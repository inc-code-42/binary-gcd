==> flow/design.v <==
`timescale 1 ns/ 1 ns
module gcd_processor #(parameter BIT_LEN = 8) (
  input wire                clk_i  ,
  input wire                reset_n,
  input wire [BIT_LEN-1:0]  num_0  ,
  input wire [BIT_LEN-1:0]  num_1  ,
  input wire                start  ,
  output reg                busy   ,
  output wire [BIT_LEN-1:0] gcd_op ,
  output reg                done  
);
localparam IDLE         = 3'd0,
	   PRE_PROCESS  = 3'd1,
	   POST_PROCESS = 3'd2,
	   DONE         = 3'd3;
reg [2:0]         gcd_state_reg;   
reg [2:0]         gcd_state_nxt;
reg [BIT_LEN-1:0] num_0_reg;
reg [BIT_LEN-1:0] num_0_nxt;
reg [BIT_LEN-1:0] num_1_reg;
reg [BIT_LEN-1:0] num_1_nxt;
reg [BIT_LEN-1:0] gcd_op_reg;
reg [BIT_LEN-1:0] gcd_op_nxt;
reg [BIT_LEN-1:0] mult_cntr_reg;
reg [BIT_LEN-1:0] mult_cntr_nxt;
assign gcd_op = gcd_op_reg;
always @(posedge clk_i, negedge reset_n) begin
  if (!reset_n) begin
    gcd_state_reg      <= IDLE;
    num_0_reg          <= 'd0;
    num_1_reg          <= 'd0;
    gcd_op_reg         <= 'd0;
    mult_cntr_reg      <= 'd0;
  end else begin
    gcd_state_reg      <= gcd_state_nxt;
    num_0_reg          <= num_0_nxt;
    num_1_reg          <= num_1_nxt;
    gcd_op_reg         <= gcd_op_nxt;
    mult_cntr_reg      <= mult_cntr_nxt;
  end
end
always @* begin
  gcd_state_nxt = gcd_state_reg;
  num_0_nxt     = num_0_reg;
  num_1_nxt     = num_1_reg;
  gcd_op_nxt    = gcd_op_reg;
  mult_cntr_nxt = mult_cntr_reg;
  done          = 1'b0;
  busy          = 1'b0; 
  case (gcd_state_reg)
    IDLE: begin	    
      if (start) begin
	num_0_nxt       = num_0;      
	num_1_nxt       = num_1;
        busy            = 1'b1;
        mult_cntr_nxt   = 'd0;	
        gcd_state_nxt   = PRE_PROCESS;
        if ((num_0 == 'd0) && (num_1 == 'd0)) begin
          gcd_state_nxt = DONE;
	  gcd_op_nxt    = 'd0; 
        end
        else if (num_0 == 'd0) begin
          gcd_state_nxt = DONE;
	  gcd_op_nxt    = num_1; 
        end		
        else if (num_1 == 'd0) begin
          gcd_state_nxt = DONE;
	  gcd_op_nxt    = num_0; 
        end	
      end	      
    end
    PRE_PROCESS: begin
      busy              = 1'b1;	    
      if (num_0_reg == 'd0) begin
        gcd_state_nxt   = POST_PROCESS;
        gcd_op_nxt      = num_1_reg;	
      end
      else if (num_1_reg == 'd0) begin
        gcd_state_nxt   = POST_PROCESS;
        gcd_op_nxt      = num_0_reg;	
      end      
      else if (~num_0_reg[0] & ~num_1_reg[0]) begin      
        num_0_nxt      = num_0_reg >> 1;   
        num_1_nxt      = num_1_reg >> 1;  
        mult_cntr_nxt  = mult_cntr_reg + 1'b1;
        gcd_state_nxt  = PRE_PROCESS;	
      end	      
      else if (~num_0_reg[0]) begin                     
        num_0_nxt      = num_0_reg >> 1;   
        gcd_state_nxt  = PRE_PROCESS;	
      end
      else if (~num_1_reg[0]) begin                     
        num_1_nxt      = num_1_reg >> 1;   
        gcd_state_nxt  = PRE_PROCESS;	
      end
      else if (num_0_reg > num_1_reg) begin            
        num_0_nxt      = (num_0_reg - num_1_reg) >> 1;
        gcd_state_nxt  = PRE_PROCESS;	
      end
      else  begin                                      
        num_1_nxt      = (num_1_reg - num_0_reg) >> 1;
        gcd_state_nxt  = PRE_PROCESS;	
      end
    end
    POST_PROCESS: begin
      busy            = 1'b1;	    
      if (mult_cntr_reg > 0) begin
        gcd_state_nxt = POST_PROCESS;
	gcd_op_nxt    = gcd_op_reg << 1;
	mult_cntr_nxt = mult_cntr_reg - 1'b1;
      end
      else begin
        gcd_state_nxt  = DONE;	
      end      
    end
    DONE: begin
      done          = 1'b1;
      busy          = 1'b1;      
      gcd_state_nxt = IDLE;
    end    
  endcase	 
end
endmodule
**Step by step through the tools: gcd_processor**

Tool output for the design above, in the order of the flow.
Line numbers count from 1 in the design file above.
Library cell names are shortened.
Not given: n/a

- Top module: gcd_processor
- Clock port: clk_i
- Library: sky130hd
- Timing corner: tt_025C_1v80

**Word level**

Counts by Yosys on the flattened word-level netlist (proc, flatten, opt, wreduce; memories kept). Register bits leave out memories and registers merged into their read ports (data or address). Print and check cells are left out. Cells with the same type and inputs are merged into one.

- Flip-flop bits (word level): 35
- Bits of input ports: 19
- Output and inout bits: 10
- Elaborated cells: 88

- Add/subtract/negate cells: 4
- Order comparisons: 2
- Equality and inequality tests: 14
- Multiplexer cells: 41
- Bitwise gates (word level): 3
- Reduce/logical cells: 17

Operator list:

| operator | number |
|---|---|
| 8-bit two-way mux | 26 |
| 8-bit case mux with 3-bit select | 2 |
| 8-bit zero test | 4 |
| 8-bit case mux with 2-bit select | 2 |
| 6-bit AND reduction | 3 |
| 4-bit inequality test (second input constant) | 4 |
| 8-bit subtractor | 2 |
| 3-bit case mux with 4-bit select | 1 |
| 2-bit inequality test (second input constant) | 5 |
| 5-bit AND reduction | 2 |
| 2-bit two-way mux | 5 |
| 8-bit by 1-bit adder with 8-bit output (second input constant) | 1 |
| 8-bit by 1-bit subtractor with 8-bit output (second input constant) | 1 |
| 8-bit by 1-bit > comparator with 1-bit output (second input constant) | 1 |
| 8-bit > comparator | 1 |
| 3-bit by 2-bit == test with 1-bit output (second input constant) | 2 |
| 3-bit inequality test (second input constant) | 2 |
| 4-bit AND reduction | 1 |
| 4-bit nonzero test | 1 |
| 3-bit by 1-bit == test with 1-bit output (second input constant) | 1 |
| 3-bit zero test | 1 |
| 3-bit nonzero test | 1 |
| 3-bit OR reduction | 1 |
| 3-bit two-way mux | 1 |
| 1-bit two-way mux | 3 |
| 1-bit inverter | 2 |
| 2-bit AND reduction | 1 |
| 2-bit nonzero test | 1 |

Other operator kinds: 3; their cells: 3.

**Depth**

Yosys ltp: most cells in a row. Word level: on the elaborated netlist, between registers, memories and ports. Mapped: between sequential cells and ports; inverters and the memories' decode and read muxes count.

- Depth in word-level cells: 8
- ABC_AREA: 0
- Mapped depth: 11

**Netlist**

Source: synth_stat.txt of the flow (Yosys; design flattened, memories mapped). It holds for the ABC_AREA given above (unset counts as 0); a run with the other value may have another netlist.
Totals and module areas in this step are rounded.

- Mapped cells: 341
- Cell area after synthesis: 3132 um2
- Mapped flip-flops: 36

Cells by type:

| type | number | total area (um2) |
|---|---|---|
| dfrtp_1 | 35 | 875.84 |
| ha_1 | 23 | 287.776 |
| mux2_2 | 11 | 123.869 |
| mux2_4 | 8 | 120.115 |
| a21oi_1 | 23 | 115.11 |
| inv_1 | 26 | 97.594 |
| nand2_1 | 22 | 82.579 |
| o21ai_0 | 16 | 80.077 |
| xnor2_1 | 9 | 78.826 |
| nor2_1 | 19 | 71.318 |
| a222oi_1 | 7 | 70.067 |
| nand3_1 | 14 | 70.067 |
| o31ai_1 | 9 | 67.565 |
| o221ai_1 | 7 | 61.309 |
| fa_1 | 3 | 60.058 |
| or4_1 | 8 | 60.058 |
| xor2_1 | 6 | 52.55 |
| nand2b_1 | 8 | 50.048 |

Not listed: further types 48, cells in them 87.

**Worst setup path after synthesis**

Source: OpenSTA report_checks on the synthesized netlist (no wires, ideal clock, input and output delay 20% of the period each), path of least setup slack; recovery checks are left aside. Register names are those of the netlist, which keeps one name where synthesis merged equal registers.

- Kind: flip-flop to flip-flop
- Start point: reg num_0_reg[0]
- End point: reg num_0_reg[1]
- Clock period: 5.96 ns
- Setup time: 0.125 ns
- Arrival: 2.772 ns
- Required time: 5.835 ns
- Path slack: 3.063 ns
- Delay of the path: 2.897 ns
- Stages on the path: 11
- Buffers on the path: 1
- Synthesis period reached: 2.897 ns

"delay of the path" is the arrival time less input delay plus setup time.
"stages on the path" counts driving pins, that of a launching flip-flop among them; a cell with two outputs on the path counts twice.
"synthesis period reached" is the clock period less the worst setup slack; recovery checks do not enter. This is arithmetic on one report: input and output delays are still those of the set period (20% each).
Between the ends stands the longest chain of elaborated cells between them, by number of cells; it is not shown to be the way that was timed. Of several equally long chains one is given.
A line is the first line of the expression or statement that the cell stems from. Yosys adds cells for indexed reads and writes and turns some case tables into memories.

- Cell sequence: dfrtp_1 > clkbuf_1 > inv_1 > ha_1 > fa_1 > nor2b_2 > o31ai_4 > a211oi_4 > o21bai_4 > a31oi_4 > mux2_4
- Length of the longest elaborated chain: 8
- Elaborated cells on any way between the ends: 16
- Those cells by class: add/sub: 1; compare: 1; eq/ne: 3; mux: 7; logic: 2; reduce/logical: 2

RTL lines, path after synthesis:

| element | RTL line | text |
|---|---|---|
| start, declared | 18 | `reg [BIT_LEN-1:0] num_0_reg;` |
| start, assigned | 30 | `num_0_reg          <= 'd0;` |
| start, assigned | 36 | `num_0_reg          <= num_0_nxt;` |
| 8-bit subtractor | 97 | `num_0_nxt      = (num_0_reg - num_1_reg) >> 1;` |
| 8-bit two-way mux | 96 | `else if (num_0_reg > num_1_reg) begin` |
| 8-bit two-way mux | 92 | `else if (~num_1_reg[0]) begin` |
| 8-bit two-way mux | 88 | `else if (~num_0_reg[0]) begin` |
| 8-bit two-way mux | 82 | `else if (~num_0_reg[0] & ~num_1_reg[0]) begin` |
| 8-bit two-way mux | 78 | `else if (num_1_reg == 'd0) begin` |
| 8-bit two-way mux | 74 | `if (num_0_reg == 'd0) begin` |
| 8-bit case mux with 2-bit select | 50 | `case (gcd_state_reg)` |
| end, assigned | 30 |  |
| end, assigned | 36 |  |
| end, declared | 18 |  |

**Timing after layout**

Path of least setup slack in the final report of entry A (OpenROAD, finished layout, wires in). Where an end is a register, its clock arrival counts in the times.

- Kind: flip-flop to flip-flop
- Start point: reg num_1_reg[0]
- End point: reg num_0_reg[5]
- Clock period: 2.41 ns
- Setup time: 0.11 ns
- Arrival: 2.68 ns
- Required time: 2.58 ns
- Path slack: -0.10 ns
- Stages on the path: 11
- Buffers on the path: 2

Between the ends stands the longest chain of elaborated cells between them, by number of cells; it is not shown to be the way that was timed. Of several equally long chains one is given.

- Cell sequence: dfrtp_2 > ha_4 > fa_2 > nor2b_4 > o31ai_4 > a211oi_4 > buf_6 > o21bai_4 > a31oi_4 > buf_12 > mux2_4
- Length of the longest elaborated chain: 8
- Elaborated cells on any way between the ends: 16
- Those cells by class: add/sub: 1; compare: 1; eq/ne: 3; mux: 7; logic: 2; reduce/logical: 2

RTL lines, path after layout:

| element | RTL line | text |
|---|---|---|
| start, declared | 20 | `reg [BIT_LEN-1:0] num_1_reg;` |
| start, assigned | 31 | `num_1_reg          <= 'd0;` |
| start, assigned | 37 | `num_1_reg          <= num_1_nxt;` |
| 8-bit subtractor | 97 | `num_0_nxt      = (num_0_reg - num_1_reg) >> 1;` |
| 8-bit two-way mux | 96 | `else if (num_0_reg > num_1_reg) begin` |
| 8-bit two-way mux | 92 | `else if (~num_1_reg[0]) begin` |
| 8-bit two-way mux | 88 | `else if (~num_0_reg[0]) begin` |
| 8-bit two-way mux | 82 | `else if (~num_0_reg[0] & ~num_1_reg[0]) begin` |
| 8-bit two-way mux | 78 | `else if (num_1_reg == 'd0) begin` |
| 8-bit two-way mux | 74 | `if (num_0_reg == 'd0) begin` |
| 8-bit case mux with 2-bit select | 50 | `case (gcd_state_reg)` |
| end, assigned | 30 | `num_0_reg          <= 'd0;` |
| end, assigned | 36 | `num_0_reg          <= num_0_nxt;` |
| end, declared | 18 | `reg [BIT_LEN-1:0] num_0_reg;` |

Wiki page: gcd_processor / flow data

Settings and measured results of 2 stored flow runs for module gcd_processor (sky130hd), not sorted in any way. The constraints put input and output delay at 20% of the set period each and load the outputs with 0.01 pF.
"achieved period" is the run's clock period less its worst setup slack. It is reckoned from that one timing run; input and output delays stay at 20% of the period that was set.
"worst setup path time" = time allowed to the worst setup path (clock period - input delay - output delay, where it has them) - its slack; a late launch clock adds to it, a late capture clock takes from it.
"total power of the final layout": no workload was simulated; the value follows from the tool's default switching activity.
Results are given in rounded form.

### Entry A

Settings: `period_ns=2.41`, `CORE_UTILIZATION=40`, `SETUP_SLACK_MARGIN=-0.14`, `PLACE_DENSITY=0.73`, `CORE_ASPECT_RATIO=0.9`, `CELL_PAD_IN_SITES_GLOBAL_PLACEMENT=2`, `CELL_PAD_IN_SITES_DETAIL_PLACEMENT=0`, `ABC_AREA=0`, `GPL_TIMING_DRIVEN=0`, `CTS_CLUSTER_SIZE=89`, `CTS_CLUSTER_DIAMETER=92`, `SLEW_MARGIN=40`, `MAX_ROUTING_LAYER=met5`, `CAP_MARGIN=20`, `CORE_MARGIN=2`

- Post-synthesis cell area: 3132 um2
- Total die area: 8554 um2
- Area of the standard cells in the finished layout: 3889 um2
- Utilization after routing: 0.513
- Worst setup slack after layout: -0.098 ns
- Total negative slack: -0.735 ns
- Total power of the final layout: 6.917 mW
- Achieved period: 2.508 ns
- Worst setup path time: 2.51 ns
- Class of the worst setup path: flip-flop to flip-flop

### Entry B

Settings: `period_ns=5.1`, `CORE_UTILIZATION=61`, `SETUP_SLACK_MARGIN=0.43`, `PLACE_DENSITY_LB_ADDON=0.26`, `CORE_ASPECT_RATIO=1.47`, `CELL_PAD_IN_SITES_DETAIL_PLACEMENT=0`, `ABC_AREA=0`, `GPL_ROUTABILITY_DRIVEN=1`, `CTS_CLUSTER_DIAMETER=152`, `MIN_ROUTING_LAYER=met2`, `CAP_MARGIN=20`, `CORE_MARGIN=2`, `SLEW_MARGIN=20`

- Post-synthesis cell area: 3132 um2
- Total die area: 5734 um2
- Area of the standard cells in the finished layout: 3508 um2
- Utilization after routing: 0.712
- Worst setup slack after layout: 1.627 ns
- Total negative slack: 0.000 ns
- Total power of the final layout: 2.896 mW
- Achieved period: 3.473 ns
- Worst setup path time: 2.45 ns
- Class of the worst setup path: input port to flip-flop
